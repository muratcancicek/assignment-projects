==> flow/design.v <==
`timescale 1ns / 1ps
module Delay(rst, mclk, out);
input mclk;
input rst;
output out;
parameter FREQ_DELAY = 50_000_000/16;
parameter CNT_WDTH = 30;  
reg [CNT_WDTH-1:0] timer,timerNext;
always@(posedge mclk) begin
	timer <= timerNext;
end
always@(*) begin
	if(rst) begin
		timerNext = 0;
	end else if(timer == FREQ_DELAY)begin
		timerNext = 0;
	end else begin
		timerNext = timer + 1;
	end
end
assign out = (timer==0);
endmodule
module LedCPUcore(
	clk,
	rst,
	addrRd,
	dataRd,
	outPattern
    );
input clk,rst;
output reg [7:0] addrRd;
input [15:0] dataRd;
output reg [7:0] outPattern; 
parameter FREQ_DELAY = 50_000_000/16;
Delay #(FREQ_DELAY) dly(.rst(rst), .mclk(clk), .out(enable)); 
reg [7:0] addrRdNext;
reg state, stateNext;
reg [7:0] outPatternNext;
reg [7:0] processTime, processTimeNext;
always@(posedge clk) begin
	addrRd <= addrRdNext;
	state <= stateNext;
	outPattern <= outPatternNext;
	processTime <= processTimeNext;
end
always@(*)begin
	outPatternNext = outPattern;
	processTimeNext = processTime;
	stateNext = state;
	addrRdNext = addrRd;
	if(rst)begin
		addrRdNext = 0;
		stateNext = 0;
		outPatternNext = 0;
		processTimeNext = 0;
	end
	else begin
		if(dataRd[7:0] == 0)	begin		
			 addrRdNext = dataRd[15:8];
			end
			else begin
				outPatternNext = dataRd[15:8];
			if(enable) begin
				processTimeNext=processTimeNext+1;  
				if(processTime==dataRd[7:0]) begin
					addrRdNext = addrRd+1;
					processTimeNext = 0;
				end
			end
		end
	end
end
endmodule
`timescale 1ns / 1ps
module LedCPUwithROM(clk, rst, outPattern);
input clk, rst;
output [7:0] outPattern;
parameter FREQ_MCLK = 50_000_000;
parameter FREQ_DELAY = FREQ_MCLK/16;
wire [ 7:0]addrRd;
wire [15:0]dataRd;
LedCPUcore #(FREQ_DELAY) LedCPUcore(.clk(clk), .rst(rst), .addrRd(addrRd), .dataRd(dataRd), .outPattern(outPattern));
ROM ROM(.addrRd(addrRd), .dataRd(dataRd));
endmodule
`timescale 1ns / 1ps
module ROM(addrRd, dataRd);
input [7:0] addrRd;
output reg [15:0] dataRd;
always @(*) 
    begin
        case(addrRd)
            8'h00   : dataRd = 16'b11111000_00001000;
            8'h01   : dataRd = 16'b01111100_00011000;
            8'h02   : dataRd = 16'b00111110_00001000;
            8'h03   : dataRd = 16'b00011110_00011000;
            8'h04   : dataRd = 16'b00001110_00001000;
            8'h05   : dataRd = 16'b00000110_00011000;
            8'h06   : dataRd = 16'b00001011_00000000;
            8'h07   : dataRd = 16'b00000001_00100000;
            8'h08   : dataRd = 16'b00000010_00001000;
            8'h09   : dataRd = 16'b00000100_00001000;
            8'h0A   : dataRd = 16'b00001000_00001000;
            8'h0B   : dataRd = 16'b00011000_00000100;
            8'h0C   : dataRd = 16'b00111100_00000100;
            8'h0D   : dataRd = 16'b01111110_00000100;
            8'h0E   : dataRd = 16'b11111111_00000100;
            8'h0F   : dataRd = 16'b00000111_00000000;
            default : dataRd = 16'b00000000_00000000;
        endcase
    end
endmodule
Step by step through the tools: LedCPUwithROM
Tool output for the design above, in the order of the flow.
Lines are those of the file above, counted from 1.
Operators carry their Yosys type and port widths (W data, S select, Z words).
Cell names lack the library's common part.
{"block": "design", "top_module": "LedCPUwithROM", "clock_port": "clk", "lib": "sky130hd", "pvt_corner": "tt_025C_1v80"}

Word-level counts
Source: Yosys, flattened and elaborated, memories not mapped. Widths are those after wreduce. Print and check cells do not count. Equal cells are merged and count once.
Yosys's memory passes give these memory sizes; they may raise the number of words (mostly to a power of two), join words into wider ones and drop unused or constant bits.
{"block": "word_totals", "ff_bits": 54, "rom_bits": 192, "clocked_rd_ports_x_width": 12, "mem_count": 1, "in_bits": 2, "out_inout_bits": 8, "wordCells": 26}
{"block": "mem_list", "memory": "(no name shown)", "words": 16, "word_bits": 12, "read_ports": 1, "wr": 0, "line": 91, "source": "case(addrRd)"}
{"block": "classes", "n_addsub": 3, "equal": 2, "n_mux": 7, "logic": 1, "n_reduce_logical": 8}
{"block": "op_table", "operator": "$mux W8", "n": 4}
{"block": "op_table", "operator": "$add A30 B1 Y30 const B", "n": 1}
{"block": "op_table", "operator": "$eq A30 B22 Y1 const B", "n": 1}
{"block": "op_table", "operator": "$logic_not A30 Y1", "n": 1}
{"block": "op_table", "operator": "$add A8 B1 Y8 const B", "n": 2}
{"block": "op_table", "operator": "$mux W16", "n": 1}
{"block": "op_table", "operator": "$eq A8 B8 Y1", "n": 1}
{"block": "op_table", "operator": "$logic_not A8 Y1", "n": 1}
{"block": "op_table", "operator": "$mux W4", "n": 2}
{"block": "op_table", "operator": "$reduce_and A2 Y1", "n": 2}
{"block": "op_table", "operator": "$reduce_bool A2 Y1", "n": 2}
{"block": "op_table", "operator": "$logic_not A4 Y1", "n": 1}
{"block": "op_table", "operator": "$reduce_or A2 Y1", "n": 1}
{"block": "op_table", "operator": "$not A1 Y1", "n": 1}

Longest topological paths
Depth = most cells in a row (Yosys ltp): at word level without a register or memory, in the mapped netlist without a sequential cell, where the memories' decode and read muxes count.
{"block": "logic_depth", "ltp_word": 8, "abc_area": 0, "ltp_mapped": 14, "ltp_nobuf": 14}

Synthesis result
The flow's flattened synthesis, as Yosys stat reports it; memories are mapped. The netlist is that of the ABC_AREA named above (0 if unset); the other value can give another one.
The area totals of this step are shown rounded.
{"block": "by_type", "cell_type": "dfxtp_1", "n": 66, "area_total_um2": 1.32E+03}
{"block": "by_type", "cell_type": "xor2_1", "n": 25, "area_total_um2": 218.96}
{"block": "by_type", "cell_type": "nor2_1", "n": 45, "area_total_um2": 168.912}
{"block": "by_type", "cell_type": "nand3_1", "n": 30, "area_total_um2": 150.144}
{"block": "by_type", "cell_type": "ha_1", "n": 11, "area_total_um2": 137.632}
{"block": "by_type", "cell_type": "nand2_1", "n": 33, "area_total_um2": 123.869}
{"block": "by_type", "cell_type": "a21oi_1", "n": 20, "area_total_um2": 100.096}
{"block": "by_type", "cell_type": "xnor2_1", "n": 11, "area_total_um2": 96.342}
{"block": "by_type", "cell_type": "nand4_1", "n": 14, "area_total_um2": 87.584}
{"block": "by_type", "cell_type": "and3_1", "n": 8, "area_total_um2": 50.048}
{"block": "by_type", "cell_type": "nor4_1", "n": 8, "area_total_um2": 50.048}
{"block": "by_type", "cell_type": "mux2i_1", "n": 4, "area_total_um2": 40.038}
{"block": "by_type", "cell_type": "nor3_1", "n": 8, "area_total_um2": 40.038}
{"block": "by_type", "cell_type": "and2_1", "n": 6, "area_total_um2": 37.536}
{"block": "by_type", "cell_type": "inv_1", "n": 10, "area_total_um2": 37.536}
{"block": "by_type", "cell_type": "or3_1", "n": 6, "area_total_um2": 37.536}
{"block": "by_type", "cell_type": "o32ai_2", "n": 2, "area_total_um2": 32.531}
{"block": "by_type", "cell_type": "clkbuf_1", "n": 8, "area_total_um2": 30.029}
Not listed: further types 23, cells in them 42.
{"block": "synth_totals", "cells": 357, "synth_area_um2": 3060, "seqArea_um2": 1320, "ffs": 66, "n_buf": 11}
By module: a second synthesis without flattening, with its own total; a netlist apart from the flattened one above.
{"block": "hier_totals", "cells_unflattened": 378, "area_unflattened_um2": 3250}
Rows give one instance, submodules left out.
{"block": "modules", "module": "Delay (FREQ_DELAY=3125000)", "n_inst": 1, "cells": 176, "area_um2": 1640, "seq_area_um2": 601}
{"block": "modules", "module": "LedCPUcore (FREQ_DELAY=3125000)", "n_inst": 1, "cells": 150, "area_um2": 1230, "seq_area_um2": 480}
{"block": "modules", "module": "ROM", "n_inst": 1, "cells": 52, "area_um2": 388, "seq_area_um2": 0.0}
{"block": "modules", "module": "LedCPUwithROM", "n_inst": 1, "cells": 0, "area_um2": 0.0, "seq_area_um2": 0.0}

Timing after synthesis
Source: OpenSTA report_checks on the synthesized netlist (no wires, ideal clock, input and output delay 20% of the period each), path of least setup slack; recovery checks are left aside. Register names are those of the netlist, which keeps one name where synthesis merged equal registers.
{"block": "synth_timing", "path_type": "register to register", "startpoint": "reg LedCPUcore.addrRd[4]", "endpoint": "reg (name not given)", "clock_period_ns": 2.79, "setup_ns": 0.120, "t_first_pin_ns": 0.000, "t_arrival_ns": 2.620, "required_time_ns": 2.670, "slack_ns": 0.051, "path_delay_ns": 2.740, "path_stages": 12, "path_buffers": 1, "period_less_setup_slack_ns": 2.739}
"path_delay_ns" is the arrival time less input delay plus setup time.
"path_stages": output pins that drive a net of the path, with the launching flip-flop's if there is one; two outputs of one cell count as two.
"period_less_setup_slack_ns" is the clock period less the worst setup slack; recovery checks do not enter. This is arithmetic on one report: input and output delays are still those of the set period (20% each).
{"block": "synth_between", "cell_sequence": "dfxtp_1 > or4_1 > buf_2 > nor2_1 > o32ai_2 > and4_4 > mux2i_1 > a211oi_2 > ha_1 > inv_1 > and2_1 > o31a_1"}
{"block": "synth_lines", "element": "start: declaration", "line": 31, "source": "output reg [7:0] addrRd;"}
{"block": "synth_lines", "element": "start: assignment", "line": 41, "source": "addrRd <= addrRdNext;"}
Chain of elaborated cells between the ends: none given.

Path in the finished layout
From the final timing report of flow run A: the path of least setup slack in the routed layout; clock arrival at registers is part of the times.
{"block": "layout_timing", "path_type": "register to register", "startpoint": "reg LedCPUcore.addrRd[4]", "endpoint": "reg (name not given)", "clock_period_ns": 5.1, "setup_ns": 0.11, "t_first_pin_ns": 0.34, "t_arrival_ns": 3.40, "required_time_ns": 5.33, "slack_ns": 1.93, "path_stages": 9, "path_buffers": 0}
{"block": "layout_between", "cell_sequence": "dfxtp_1 > or4_1 > a21oi_2 > a21oi_1 > a211oi_2 > ha_1 > inv_1 > and2_1 > o31a_1"}
{"block": "layout_lines", "element": "start: declaration", "line": 31, "source": "output reg [7:0] addrRd;"}
{"block": "layout_lines", "element": "start: assignment", "line": 41, "source": "addrRd <= addrRdNext;"}
Chain of elaborated cells between the ends: none given.

Memo
Re: implementation data of LedCPUwithROM

Module LedCPUwithROM, platform sky130hd: 2 stored runs of the flow (Yosys, OpenROAD) with differing settings, in no particular order. Input and output delays are each 20% of the period that was set; the output load is 0.01 pF.
By "period_less_ws_ns" is meant the clock period of the run minus its worst setup slack. This is arithmetic on one report: input and output delays are still those of the set period (20% each).
"worst_setup_path_time_ns" is the time allowed to the run's worst setup path (the clock period less input and output delay, where it has them) less its slack. Clock arrival times count: a late capture clock shortens it, a late launch clock lengthens it.
"power_w" rests on the timing tool's default activity at the inputs, not on a simulated workload.
Results are given in rounded form.

Flow run A
==> flow/run.sh <==
#!/bin/bash
# the make line also repeats the synthesis and layout settings of config.mk as NAME=value (left out here)
make -C /OpenROAD-flow-scripts/flow DESIGN_CONFIG=/design/flow/config.mk WORK_HOME=/design/flow/orfs CLKGATE_MAP_FILE= finish
==> flow/config.mk <==
export PLATFORM = sky130hd
export DESIGN_NAME = LedCPUwithROM
export DESIGN_NICKNAME = LedCPUwithROM
export VERILOG_FILES = /design/flow/design.v
export SDC_FILE = /design/flow/constraint.sdc
export NUM_CORES = 4
export LEC_CHECK = 0
export CAP_MARGIN = 20
export CORE_MARGIN = 2
export CORE_UTILIZATION = 40
export SLEW_MARGIN = 20
==> flow/constraint.sdc <==
create_clock -name core_clock -period 5.1 [get_ports {clk}]
set_input_delay 1.0200 -clock core_clock [delete_from_list [all_inputs] [get_ports {clk}]]
set_output_delay 1.0200 -clock core_clock [all_outputs]
set_load 0.01 [all_outputs]

==> results of flow run A, as JSON <==
{
  "post_synth_area_um2": 3060,
  "design_die_area_um2": 8360,
  "final_stdcell_area_um2": 3390,
  "timing.setup.ws_ns": 1.93,
  "power_w": 0.00196,
  "period_less_ws_ns": 3.170,
  "worst_setup_path_time_ns": 3.17,
  "critical_path_type": "register to register"
}

Flow run B
==> flow/run.sh <==
#!/bin/bash
# the make line also repeats the synthesis and layout settings of config.mk as NAME=value (left out here)
make -C /OpenROAD-flow-scripts/flow DESIGN_CONFIG=/design/flow/config.mk WORK_HOME=/design/flow/orfs CLKGATE_MAP_FILE= finish
==> flow/config.mk <==
export PLATFORM = sky130hd
export DESIGN_NAME = LedCPUwithROM
export DESIGN_NICKNAME = LedCPUwithROM
export VERILOG_FILES = /design/flow/design.v
export SDC_FILE = /design/flow/constraint.sdc
export NUM_CORES = 4
export LEC_CHECK = 0
export CAP_MARGIN = 20
export CELL_PAD_IN_SITES_DETAIL_PLACEMENT = 0
export CELL_PAD_IN_SITES_GLOBAL_PLACEMENT = 1
export CORE_MARGIN = 3
export CORE_UTILIZATION = 35
export CTS_CLUSTER_SIZE = 48
export HOLD_SLACK_MARGIN = 0.19
export PLACE_DENSITY_LB_ADDON = 0.24
export SLEW_MARGIN = 20
==> flow/constraint.sdc <==
create_clock -name core_clock -period 4.52 [get_ports {clk}]
set_input_delay 0.9040 -clock core_clock [delete_from_list [all_inputs] [get_ports {clk}]]
set_output_delay 0.9040 -clock core_clock [all_outputs]
set_load 0.01 [all_outputs]

==> results of flow run B, as JSON <==
{
  "post_synth_area_um2": 3060,
  "design_die_area_um2": 9890,
  "final_stdcell_area_um2": 3500,
  "timing.setup.ws_ns": 1.37,
  "power_w": 0.00243,
  "period_less_ws_ns": 3.151,
  "worst_setup_path_time_ns": 3.15,
  "critical_path_type": "register to register"
}
